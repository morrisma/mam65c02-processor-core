==> flow/design.v <==
`timescale 1ns / 1ps
module M65C02_AddrGen(
    input   Rst,                     
    input   Clk,                     
    input   [15:0] Vector,           
    input   [3:0] NA_Op,             
    input   [1:0] PC_Op,             
    input   [1:0] Stk_Op,            
    input   ZP,                      
    input   CC,                      
    input   BRV3,                    
    input   Int,                     
    input   Rdy,                     
    input   [7:0] DI,                
    input   [7:0] OP1,               
    input   [7:0] OP2,               
    input   [7:0] StkPtr,            
    input   [7:0] X,                 
    input   [7:0] Y,                 
    output  reg [15:0] AO,           
    output  reg [15:0] AL,           
    output  reg [15:0] AR,           
    output  reg [15:0] NA,           
    output  reg [15:0] MAR,          
    output  reg [15:0] PC,           
    output  reg [15:0] dPC           
);
localparam  pNA_Inc  = 4'h1;     
localparam  pNA_MAR  = 4'h2;     
localparam  pNA_Nxt  = 4'h3;     
localparam  pNA_Stk  = 4'h4;     
localparam  pNA_DPN  = 4'h5;     
localparam  pNA_DPX  = 4'h6;     
localparam  pNA_DPY  = 4'h7;     
localparam  pNA_LDA  = 4'h8;     
localparam  pNA_LDAX = 4'hE;     
localparam  pNA_LDAY = 4'hF;     
reg     [ 6:0] Op_Sel;           
wire    CE_MAR;                  
reg     [ 4:0] PC_Sel;           
wire    [15:0] Rel;              
reg     [15:0] PCL, PCR;         
wire    CE_PC;                   
always @(*)                  
begin                        
    case(NA_Op)              
        4'b0000 : Op_Sel <= 7'b1000_00_0;    
        4'b0001 : Op_Sel <= 7'b1000_00_1;    
        4'b0010 : Op_Sel <= 7'b0100_00_0;    
        4'b0011 : Op_Sel <= 7'b0100_00_1;    
        4'b0100 : Op_Sel <= 7'b0010_00_0;    
        4'b0101 : Op_Sel <= 7'b0001_00_0;    
        4'b0110 : Op_Sel <= 7'b0001_10_0;    
        4'b0111 : Op_Sel <= 7'b0001_01_0;    
        4'b1000 : Op_Sel <= 7'b0001_00_0;    
        4'b1001 : Op_Sel <= 7'b0001_00_0;    
        4'b1010 : Op_Sel <= 7'b0001_00_0;    
        4'b1011 : Op_Sel <= 7'b0001_00_0;    
        4'b1100 : Op_Sel <= 7'b0001_00_0;    
        4'b1101 : Op_Sel <= 7'b0001_00_0;    
        4'b1110 : Op_Sel <= 7'b0001_10_0;    
        4'b1111 : Op_Sel <= 7'b0001_01_0;    
    endcase
end
always @(*) AL <= (  ((Op_Sel[ 6]) ? PC              : 0)
                   | ((Op_Sel[ 5]) ? MAR             : 0)
                   | ((Op_Sel[ 4]) ? {8'h01, StkPtr} : 0)
                   | ((Op_Sel[ 3]) ? {OP2  , OP1   } : 0));
always @(*) AR <= (  ((Op_Sel[ 2]) ? {8'h00, X}      : 0)
                   | ((Op_Sel[ 1]) ? {8'h00, Y}      : 0));
always @(*) NA <= (AL + AR + Op_Sel[0]);
always @(*) AO <= NA & ((ZP) ? 16'h00FF : 16'hFFFF);
assign CE_MAR = (|NA_Op) & Rdy;
always @(posedge Clk)
begin
    if(Rst)
        MAR <= #1 Vector;
    else if(CE_MAR)
        MAR <= #1 AO;
end
assign CE_PC = ((BRV3) ? ((|PC_Op) & ~Int) : (|PC_Op)) & Rdy;
assign Rel = ((CC) ? {{8{DI[7]}}, DI} : 0);
always @(*)                  
begin                        
    case({PC_Op, Stk_Op})    
        4'b0000 : PC_Sel <= 5'b100_0_0;  
        4'b0001 : PC_Sel <= 5'b100_0_0;  
        4'b0010 : PC_Sel <= 5'b100_0_0;  
        4'b0011 : PC_Sel <= 5'b100_0_0;  
        4'b0100 : PC_Sel <= 5'b100_0_1;  
        4'b0101 : PC_Sel <= 5'b100_0_1;  
        4'b0110 : PC_Sel <= 5'b100_0_1;  
        4'b0111 : PC_Sel <= 5'b100_0_1;  
        4'b1000 : PC_Sel <= 5'b010_0_0;  
        4'b1001 : PC_Sel <= 5'b010_0_0;  
        4'b1010 : PC_Sel <= 5'b001_0_0;  
        4'b1011 : PC_Sel <= 5'b010_0_1;  
        4'b1100 : PC_Sel <= 5'b100_1_1;  
        4'b1101 : PC_Sel <= 5'b100_1_1;  
        4'b1110 : PC_Sel <= 5'b100_1_1;  
        4'b1111 : PC_Sel <= 5'b100_1_1;  
    endcase
end
always @(*) PCL <= (  ((PC_Sel[4]) ? PC         : 0)
                    | ((PC_Sel[3]) ? { DI, OP1} : 0)
                    | ((PC_Sel[2]) ? {OP2, OP1} : 0));
always @(*) PCR <=    ((PC_Sel[1]) ? Rel        : 0);
always @(posedge Clk)
begin
    if(Rst)
        PC <= #1 Vector;
    else if(CE_PC)
        PC <= #1 (PCL + PCR + PC_Sel[0]);
end
always @(posedge Clk)
begin
    if(Rst)
        dPC <= #1 Vector;
    else if(CE_PC)
        dPC <= #1 PC;
end
endmodule
Tool chain data of M65C02_AddrGen
Tool output for the design above, in the order of the flow.
Lines are those of the file above, counted from 1.
Library cell names are shortened.
A cell with n/a has no value.

inputs
  top = M65C02_AddrGen
  clock port = Clk
  cell library = sky130hd
  corner = tt_025C_1v80

Word-level counts
Counts by Yosys on the flattened word-level netlist (proc, flatten, opt, wreduce; memories kept). Register bits leave out memories and registers merged into their read ports (data or address). Print and check cells are left out. Cells with the same type and inputs are merged into one.
Yosys's memory passes give these memory sizes; they may raise the number of words (mostly to a power of two), join words into wider ones and drop unused or constant bits.

word-level totals
  bits in read-only memories = 192
  elaborated cells = 43
  output and inout port bits = 112
  input bits = 79
  memories = 2
  bits in registers = 48

cells by class
  reductions and logical operators = 4
  muxes and demuxes = 19
  $add $sub $neg = 4
  bitwise gates (word level) = 11

memories
  name              words  bits a word  rd ports  wr ports  RTL line  source
  (name not given)  16     7            1         0         46        case(NA_Op)
  (name not given)  16     5            1         0         85        case({PC_Op, Stk_Op})

operators by type and width
  cell                         number
  two-way mux 16 bit           15
  bitwise OR 16 bit            4
  adder 16 x 1 -> 16 bit       2
  adder 16 bit                 1
  bitwise AND 16 bit           1
  adder 16 x 8 -> 16 bit       1
  bitwise OR 16 x 9 -> 16 bit  1
  two-way mux 8 bit            2
  two-way mux 9 bit            1
  bitwise OR 8 bit             1
  nonzero test 2 bit           2
  OR reduction 4 bit           1
  bitwise AND 1 bit            3
  OR reduction 2 bit           1
  inverter 1 bit               1
  two-way mux 1 bit            1

Logic depth
Yosys ltp: most cells in a row. Word level: on the elaborated netlist, between registers, memories and ports. Mapped: between sequential cells and ports; inverters and the memories' decode and read muxes count.

logic depth
  depth in word-level cells = 9
  ABC_AREA = 0
  depth in mapped cells = 14
  gate-level depth less buffers = 12

Mapped cells and area
The flow's flattened synthesis, as Yosys stat reports it; memories are mapped. The netlist is that of the ABC_AREA named above (0 if unset); the other value can give another one.

cell types
  type      number  total area (µm²)
  edfxtp_1  48      1.44E+03
  mux2i_1   28      280.269
  o21ai_0   54      270.259
  ha_1      21      262.752
  nand2_1   64      240.23
  inv_1     40      150.144
  nor2_1    36      135.13
  buf_4     16      120.115
  xnor2_1   11      96.342
  nor2b_1   15      93.84
  a21oi_1   17      85.082
  fa_1      4       80.077
  clkbuf_1  19      71.318
  a221oi_1  8       70.067
  xor2_1    7       61.309
  o22ai_1   9       56.304
  a21o_1    7       52.55
  nor3_1    10      50.048

Other cell types: 42; their cells: 96.

mapped netlist
  sequential area = 1441.4 µm²
  mapped area = 4341.7 µm²
  buffer cells = 39
  cells in the netlist = 510
  flip-flop cells = 48

Path before layout
Source: OpenSTA report_checks on the synthesized netlist (no wires, ideal clock, input and output delay 20% of the period each), path of least setup slack; recovery checks are left aside. Register names are those of the netlist, which keeps one name where synthesis merged equal registers.

timing path post-synthesis
  path type = input -> output
  from = input port NA_Op[1]
  to = output port AO[12]
  clock period = 6.68 ns
  external output delay = 1.336 ns
  external input delay = 1.336 ns
  data required time = 5.344 ns
  path slack = 0.650 ns
  path buffers = 2
  stages on the path = 13
  arrival time = 4.694 ns
  path delay = 3.358 ns
  time at the first pin = 1.336 ns
  synthesis period reached = 6.03 ns

"path delay" is the arrival time less input delay plus setup time.
At an output port there is no setup time.
"stages on the path": output pins that drive a net of the path, with the launching flip-flop's if there is one; two outputs of one cell count as two.
"synthesis period reached" = period - worst setup slack (recovery checks aside). The figure is calculated, with input and output delays left at 20% of the set period.
Between the ends stands the longest chain of elaborated cells between them, by number of cells; it is not shown to be the way that was timed. Of several equally long chains one is given.
Each line given opens the expression or statement behind the cell; cells for indexed reads and writes are added by Yosys, which also makes memories of some case tables.
The chain passes a memory read, where the word-level depth is cut; so it can be longer than that depth.

between the ends, post-synthesis
  cell sequence = buf_2 > buf_1 > mux2i_1 > a221oi_1 > inv_1 > fa_1 > fa_1 > nand2b_1 > a21oi_1 > o311a_1 > nand2b_1 > a31oi_1 > nor3_1
  length of the longest elaborated chain = 8
  elaborated cells between the ends (all ways) = 14
  source lines of those cells = 9
  classes of those cells = add/sub (2); mux (6); logic (5); memory (1)

RTL lines, path post-synthesis
  item                         RTL line  source
  start: declaration           6         input   [3:0] NA_Op,
  memory read (16 x 7 bit)     46        case(NA_Op)
  two-way mux 16 bit           65        always @(*) AL <= (  ((Op_Sel[ 6]) ? PC              : 0)
  bitwise OR 16 bit            65
  bitwise OR 16 x 9 -> 16 bit  65
  bitwise OR 16 bit            65
  adder 16 x 8 -> 16 bit       71        always @(*) NA <= (AL + AR + Op_Sel[0]);
  adder 16 x 1 -> 16 bit       71
  bitwise AND 16 bit           72        always @(*) AO <= NA & ((ZP) ? 16'h00FF : 16'hFFFF);
  end: declaration             20        output  reg [15:0] AO,

Nets of the timed path that keep an RTL name, with a line that drives or declares them; the list need not be complete.

nets with RTL names, path post-synthesis
  signal  RTL line
  AL[0]   65

Path in the finished layout
From the final timing report of job 1: the path of least setup slack in the routed layout; clock arrival at registers is part of the times.

timing path after layout
  path type = input -> output
  from = input port NA_Op[3]
  to = output port AO[12]
  arrival time = 6.20 ns
  path buffers = 2
  path slack = 0.92 ns
  clock period = 8.9 ns
  external output delay = 1.78 ns
  external input delay = 1.78 ns
  data required time = 7.12 ns
  stages on the path = 14
  time at the first pin = 1.78 ns

Between the ends stands the longest chain of elaborated cells between them, by number of cells; it is not shown to be the way that was timed. Of several equally long chains one is given.
The chain passes a memory read, where the word-level depth is cut; so it can be longer than that depth.

between the ends, after layout
  cell sequence = clkdlybuf4s50_1 > or3_1 > o22ai_1 > a221oi_1 > inv_1 > fa_1 > fa_1 > nand2b_1 > a21oi_1 > o311a_1 > nand2b_1 > a31oi_1 > nor3_1 > clkdlybuf4s50_1
  length of the longest elaborated chain = 8
  elaborated cells between the ends (all ways) = 14
  source lines of those cells = 9
  classes of those cells = add/sub (2); mux (6); logic (5); memory (1)

RTL lines, path after layout
  item                         RTL line  source
  start: declaration           6         input   [3:0] NA_Op,
  memory read (16 x 7 bit)     46        case(NA_Op)
  two-way mux 16 bit           65        always @(*) AL <= (  ((Op_Sel[ 6]) ? PC              : 0)
  bitwise OR 16 bit            65
  bitwise OR 16 x 9 -> 16 bit  65
  bitwise OR 16 bit            65
  adder 16 x 8 -> 16 bit       71        always @(*) NA <= (AL + AR + Op_Sel[0]);
  adder 16 x 1 -> 16 bit       71
  bitwise AND 16 bit           72        always @(*) AO <= NA & ((ZP) ? 16'h00FF : 16'hFFFF);
  end: declaration             20        output  reg [15:0] AO,

==> results <==
Design M65C02_AddrGen on sky130hd. What follows are 2 stored runs of the flow, each under its own settings; their order means nothing. The constraints put input and output delay at 20% of the set period each and load the outputs with 0.01 pF.
"achieved clock period (ns)" is the run's clock period less its worst setup slack. It is reckoned from that one timing run; input and output delays stay at 20% of the period that was set.
"worst setup path time (ns)" = time allowed to the worst setup path (clock period - input delay - output delay, where it has them) - its slack; a late launch clock adds to it, a late capture clock takes from it.
"finish__power__total" is the tool's figure for a default switching activity; nothing was simulated.

settings of job 1
{
  "period_ns": 8.9,
  "CORE_UTILIZATION": 54,
  "SETUP_SLACK_MARGIN": 0.6,
  "PLACE_DENSITY": 0.73,
  "TNS_END_PERCENT": 60,
  "GPL_TIMING_DRIVEN": 1,
  "CTS_CLUSTER_DIAMETER": 181,
  "SLEW_MARGIN": 25,
  "MAX_ROUTING_LAYER": "met5",
  "CAP_MARGIN": 20,
  "CORE_MARGIN": 2
}
report of job 1
yosys chip area after synthesis (um^2): 4341.7
finish__design__die__area: 8773.1
finish__design__instance__area__stdcell: 6242.2
finish__design__instance__utilization: 0.8036
finish__timing__setup__ws: 0.918
finish__timing__setup__tns: 0.000
finish__timing__hold__ws: 0.702
finish__power__total: 8.419e-04
achieved clock period (ns): 7.982
worst setup path time (ns): 4.42
worst setup path kind: input -> output

settings of job 2
{
  "period_ns": 4.8,
  "CORE_UTILIZATION": 46,
  "SETUP_SLACK_MARGIN": -0.41,
  "PLACE_DENSITY_LB_ADDON": 0.14,
  "CORE_ASPECT_RATIO": 0.59,
  "CELL_PAD_IN_SITES_GLOBAL_PLACEMENT": 2,
  "CELL_PAD_IN_SITES_DETAIL_PLACEMENT": 1,
  "TNS_END_PERCENT": 10,
  "GPL_TIMING_DRIVEN": 0,
  "CTS_CLUSTER_DIAMETER": 370,
  "MIN_ROUTING_LAYER": "met2",
  "CAP_MARGIN": 20,
  "CORE_MARGIN": 2,
  "SLEW_MARGIN": 20
}
report of job 2: did not finish, place, FLW-0024
